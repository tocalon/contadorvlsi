==> flow/design.v <==
module Contador#(parameter N=16)(
    input CLK,
    input ENB,
    input [15:0] D,
    input [1:0] MODO,
    output wire [15:0] Q,
    output reg RCO,
    output reg Paridad
);
    wire [3:0] D_reg[N/4-1:0];
    wire [3:0] Q_reg[N/4-1:0];
    wire RCO_reg[N/4-1:0];
    wire Paridad_reg[N/4-1:0];
    genvar i;
    generate
        for (i = 0; i < N/4; i = i + 1) begin : inst_counter
            assign D_reg[i] = D[i*4 +: 4];
counter uut (
    .CLK(CLK),
    .ENB(
    (i == 0) ?
  (
    (MODO == 2'b00 || MODO == 2'b10 || MODO == 2'b11) ?
    (
      (Q_reg[0] == 4'b0000 && Q_reg[1] == 4'b0000 &&
      Q_reg[2] == 4'b0000 && Q_reg[3] == 4'b0000) ?
      1'b1 : ENB
    ) :
    (
      (Q_reg[0] == 4'b0000 && Q_reg[1] == 4'b0000 &&
      Q_reg[2] == 4'b0000 && Q_reg[3] == 4'b0000) ?
      1'b0 : ENB
    )
  )
  :
  (
    (MODO == 2'b01 && Q_reg[i] == 4'b0000) ?
    1'b0 : RCO_reg[i-1]
  )
),
    .MODO((i == 0) ? MODO : ((MODO == 2'b10) ? 2'b00 : MODO)),
    .D(D_reg[i]),
    .Q(Q_reg[i]),   
    .RCO(RCO_reg[i]),
    .Paridad(Paridad_reg[i])
);
            assign Q[i*4 +: 4] = Q_reg[i];
        end
    endgenerate
    always @(posedge CLK) begin
        RCO <= RCO_reg[N/4-1];  
    end
    always @* begin
        Paridad <= Paridad_reg[0] ^ Paridad_reg[1] ^ Paridad_reg[2] ^ Paridad_reg[3];
    end
endmodule
module counter(
    input CLK,
    input ENB,
    input [3:0] D,
    input [1:0] MODO,
    output reg [3:0] Q,
    output reg RCO,
    output reg Paridad
);
    always @(posedge CLK) begin
        if (ENB == 1) begin
            case (MODO)
                2'b00: Q <= Q + 1;  
                2'b01: Q <= Q - 1;  
                2'b10: Q <= Q + 3;  
                2'b11: Q <= D;       
                default: Q <= Q;
            endcase
        end else begin
            Q = Q;
        end
    end
    always @(posedge CLK) begin
        if (ENB == 1) begin
            Paridad <= Paridad ^ Q[0] ^ Q[1] ^ Q[2] ^ Q[3];
        end
    end
    always @* begin
        if (Q == 4'b1111) begin
            RCO <= 1;
        end else begin
            RCO <= 0;
        end
    end
endmodule
== Step by step through the tools: Contador ==
Tool output for the design above, in the order of the flow.
Lines are those of the file above, counted from 1.
Operators: Yosys type, input widths -> output width; for muxes data width and select width s.
A cell with n/a has no value.
Inputs
  design top: Contador
  clock port: CLK
  standard-cell library: sky130hd
  corner: tt_025C_1v80

== Word level ==
Source: Yosys, flattened and elaborated. Widths are those after wreduce. Registers that Yosys merges into a memory's read port (data or address) are not register bits. Print and check cells do not count. Equal cells are merged and count once.
Cells by class
  bitwise logic cells: 19
  reduce/logical cells: 14
  multiplexer cells: 15
  add/subtract/negate cells: 12
  equality and inequality tests: 10
Operators by type and width (number)
  $pmux 4 s4: 4
  $xor 1x1->1: 19
  $add 4x1->4 const B: 4
  $sub 4x1->4 const B: 4
  $add 4x2->4 const B: 4
  $eq 4x4->1 const B: 4
  $logic_not 4->1: 4
  $mux 1: 10
  $eq 2x2->1 const B: 4
  $logic_and 1x1->1: 6
  $eq 2x1->1 const B: 2
  $logic_not 2->1: 2
  $logic_or 1x1->1: 2
  $mux 2: 1
Storage and ports
  bits of input ports: 20
  word-level cells: 79
  output and inout bits: 18
  flip-flop bits (word level): 21

== Logic depth ==
Depth = most cells in a row (Yosys ltp): at word level without a register or memory, in the mapped netlist without a sequential cell, where the memories' decode and read muxes count.
Depth
  word-level depth: 6
  ABC_AREA: 0
  gate-level depth with buffers: 8
  depth with buffers taken out: 8

== Mapped cells and area ==
Yosys stat after the flow's synthesis: flattened, memories mapped to cells. It holds for the ABC_AREA given above (unset counts as 0); a run with the other value may have another netlist.
Synthesis totals
  cell area after synthesis: 1481.4 um^2
  mapped flip-flops: 21
  cell count: 125
  sequential area: 620.6 um^2
  buffers: 4
Cell types
  sky130_fd_sc_hd__edfxtp_1: number 20, total area 600.576 um^2
  sky130_fd_sc_hd__xnor2_1: number 26, total area 227.718 um^2
  sky130_fd_sc_hd__ha_1: number 8, total area 100.096 um^2
  sky130_fd_sc_hd__fa_1: number 4, total area 80.077 um^2
  sky130_fd_sc_hd__mux2_2: number 6, total area 67.565 um^2
  sky130_fd_sc_hd__o21ai_0: number 10, total area 50.048 um^2
  sky130_fd_sc_hd__xor2_1: number 5, total area 43.792 um^2
  sky130_fd_sc_hd__nand2_1: number 9, total area 33.782 um^2
  sky130_fd_sc_hd__xor2_2: number 2, total area 32.531 um^2
  sky130_fd_sc_hd__a21oi_1: number 6, total area 30.029 um^2
  sky130_fd_sc_hd__a22oi_2: number 2, total area 25.024 um^2
  sky130_fd_sc_hd__nand4_1: number 4, total area 25.024 um^2
  sky130_fd_sc_hd__nor4_1: number 4, total area 25.024 um^2
  sky130_fd_sc_hd__a21o_1: number 3, total area 22.522 um^2
  sky130_fd_sc_hd__dfxtp_1: number 1, total area 20.019 um^2
  sky130_fd_sc_hd__mux2_4: number 1, total area 15.014 um^2
  sky130_fd_sc_hd__buf_6: number 1, total area 11.261 um^2
  sky130_fd_sc_hd__inv_1: number 3, total area 11.261 um^2
Not listed: further types 9, cells in them 10.
By module: a second synthesis without flattening, with its own total; a netlist apart from the flattened one above.
Second synthesis, totals
  cells (unflattened synthesis): 137
  area (unflattened synthesis): 1570.3 um^2
Rows give one instance, submodules left out.
By module
  counter: area 355.3 um^2, times used 4, cells 30, seq. area 150.1 um^2
  Contador: area 148.9 um^2, times used 1, cells 17, seq. area 20.0 um^2

== Path before layout ==
Source: OpenSTA report_checks on the synthesized netlist (no wires, ideal clock, input and output delay 20% of the period each), path of least setup slack; recovery checks are left aside. Register names are those of the netlist, which keeps one name where synthesis merged equal registers.
Timing after synthesis
  path kind: input to register
  from: in MODO[1]
  to: reg inst_counter[3].uut.Q[3]
  input delay: 0.558 ns
  required time: 2.530 ns
  path buffers: 0
  library setup time: 0.260 ns
  slack: 0.626 ns
  launch time at the first pin: 0.558 ns
  arrival time: 1.904 ns
  driving pins on the path: 7
  clock period: 2.79 ns
  path delay: 1.606 ns
  synthesis period reached: 2.164 ns
"path delay" is the arrival time less input delay plus setup time.
"driving pins on the path" counts driving pins, that of a launching flip-flop among them; a cell with two outputs on the path counts twice.
"synthesis period reached" = period - worst setup slack (recovery checks aside). The figure is calculated, with input and output delays left at 20% of the set period.
The rows between start and end are the longest chain of elaborated cells between them; the timing report does not say that the signal goes this way. Where chains are equally long, one stands for them.
Each line given opens the expression or statement behind the cell; cells for indexed reads and writes are added by Yosys, which also makes memories of some case tables.
A register here has more assigning lines than the two given.
Ways into the end's enable are left out, as the timed path ends at the data pin.
Between the ends, after synthesis
  path through: sky130_fd_sc_hd__inv_1 -> sky130_fd_sc_hd__ha_1 -> sky130_fd_sc_hd__ha_1 -> sky130_fd_sc_hd__a21o_1 -> sky130_fd_sc_hd__a22oi_2 -> sky130_fd_sc_hd__xnor2_1 -> sky130_fd_sc_hd__mux2_2
  cells in the longest elaborated chain: 4
  elaborated cells between the ends (all ways): 7
  classes of those cells: eq/ne: 4; mux: 2; reduce/logical: 1
RTL lines, path after synthesis
  start, declared: line 5  | input [1:0] MODO,
  $eq 2x2->1: line 41  | .MODO((i == 0) ? MODO : ((MODO == 2'b10) ? 2'b00 : MODO)),
  $mux 2: line 41
  $eq 2x2->1: line 68  | case (MODO)
  $pmux 4 s4: line 68
  end, assigned: line 69  | 2'b00: Q <= Q + 1;
  end, assigned: line 70  | 2'b01: Q <= Q - 1;
  end, declared: line 62  | output reg [3:0] Q,

== Path in the finished layout ==
From the final timing report of flow run A: the path of least setup slack in the routed layout; clock arrival at registers is part of the times.
Timing after layout
  path kind: register to output
  from: reg inst_counter[0].uut.Q[1]
  to: out Q[1]
  slack: 0.31 ns
  launch time at the first pin: 0.26 ns
  arrival time: 1.36 ns
  output delay: 0.42 ns
  required time: 1.67 ns
  path buffers: 1
  clock period: 2.09 ns
  driving pins on the path: 2
A register here has more assigning lines than the two given.
Between the ends, after layout
  path through: sky130_fd_sc_hd__edfxtp_1 -> sky130_fd_sc_hd__clkdlybuf4s50_1
  cells in the longest elaborated chain: 0
  elaborated cells between the ends (all ways): 0
  source lines of those cells: 0
RTL lines, path after layout
  start, declared: line 62  | output reg [3:0] Q,
  start, assigned: line 69  | 2'b00: Q <= Q + 1;
  start, assigned: line 70  | 2'b01: Q <= Q - 1;
  end, declared: line 6  | output wire [15:0] Q,

Contador through Yosys and OpenROAD on sky130hd: 2 stored runs, unordered, with their settings and measured results. The constraints put input and output delay at 20% of the set period each and load the outputs with 0.01 pF.

settings of flow run A
{
  "period_ns": 2.09,
  "SETUP_SLACK_MARGIN": 0.24,
  "CAP_MARGIN": 20,
  "CORE_MARGIN": 2,
  "CORE_UTILIZATION": 40,
  "SLEW_MARGIN": 20
}
report of flow run A
yosys chip area after synthesis (um^2): 1481.4
finish__design__die__area: 4206.2
finish__design__instance__area__stdcell: 2212.1
finish__design__instance__utilization: 0.6135
finish__timing__setup__ws: 0.307
finish__timing__setup__tns: 0.000

settings of flow run B
{
  "period_ns": 3.53,
  "CORE_UTILIZATION": 32,
  "SETUP_SLACK_MARGIN": 0.04,
  "PLACE_DENSITY_LB_ADDON": 0.11,
  "CORE_MARGIN": 9,
  "CELL_PAD_IN_SITES_GLOBAL_PLACEMENT": 2,
  "TNS_END_PERCENT": 75,
  "ABC_AREA": 1,
  "CTS_CLUSTER_DIAMETER": 44,
  "MIN_ROUTING_LAYER": "met1",
  "CAP_MARGIN": 20,
  "SLEW_MARGIN": 20
}
report of flow run B
yosys chip area after synthesis (um^2): 1619.1
finish__design__die__area: 7944.2
finish__design__instance__area__stdcell: 2113.3
finish__design__instance__utilization: 0.4387
finish__timing__setup__ws: 1.120
finish__timing__setup__tns: 0.000
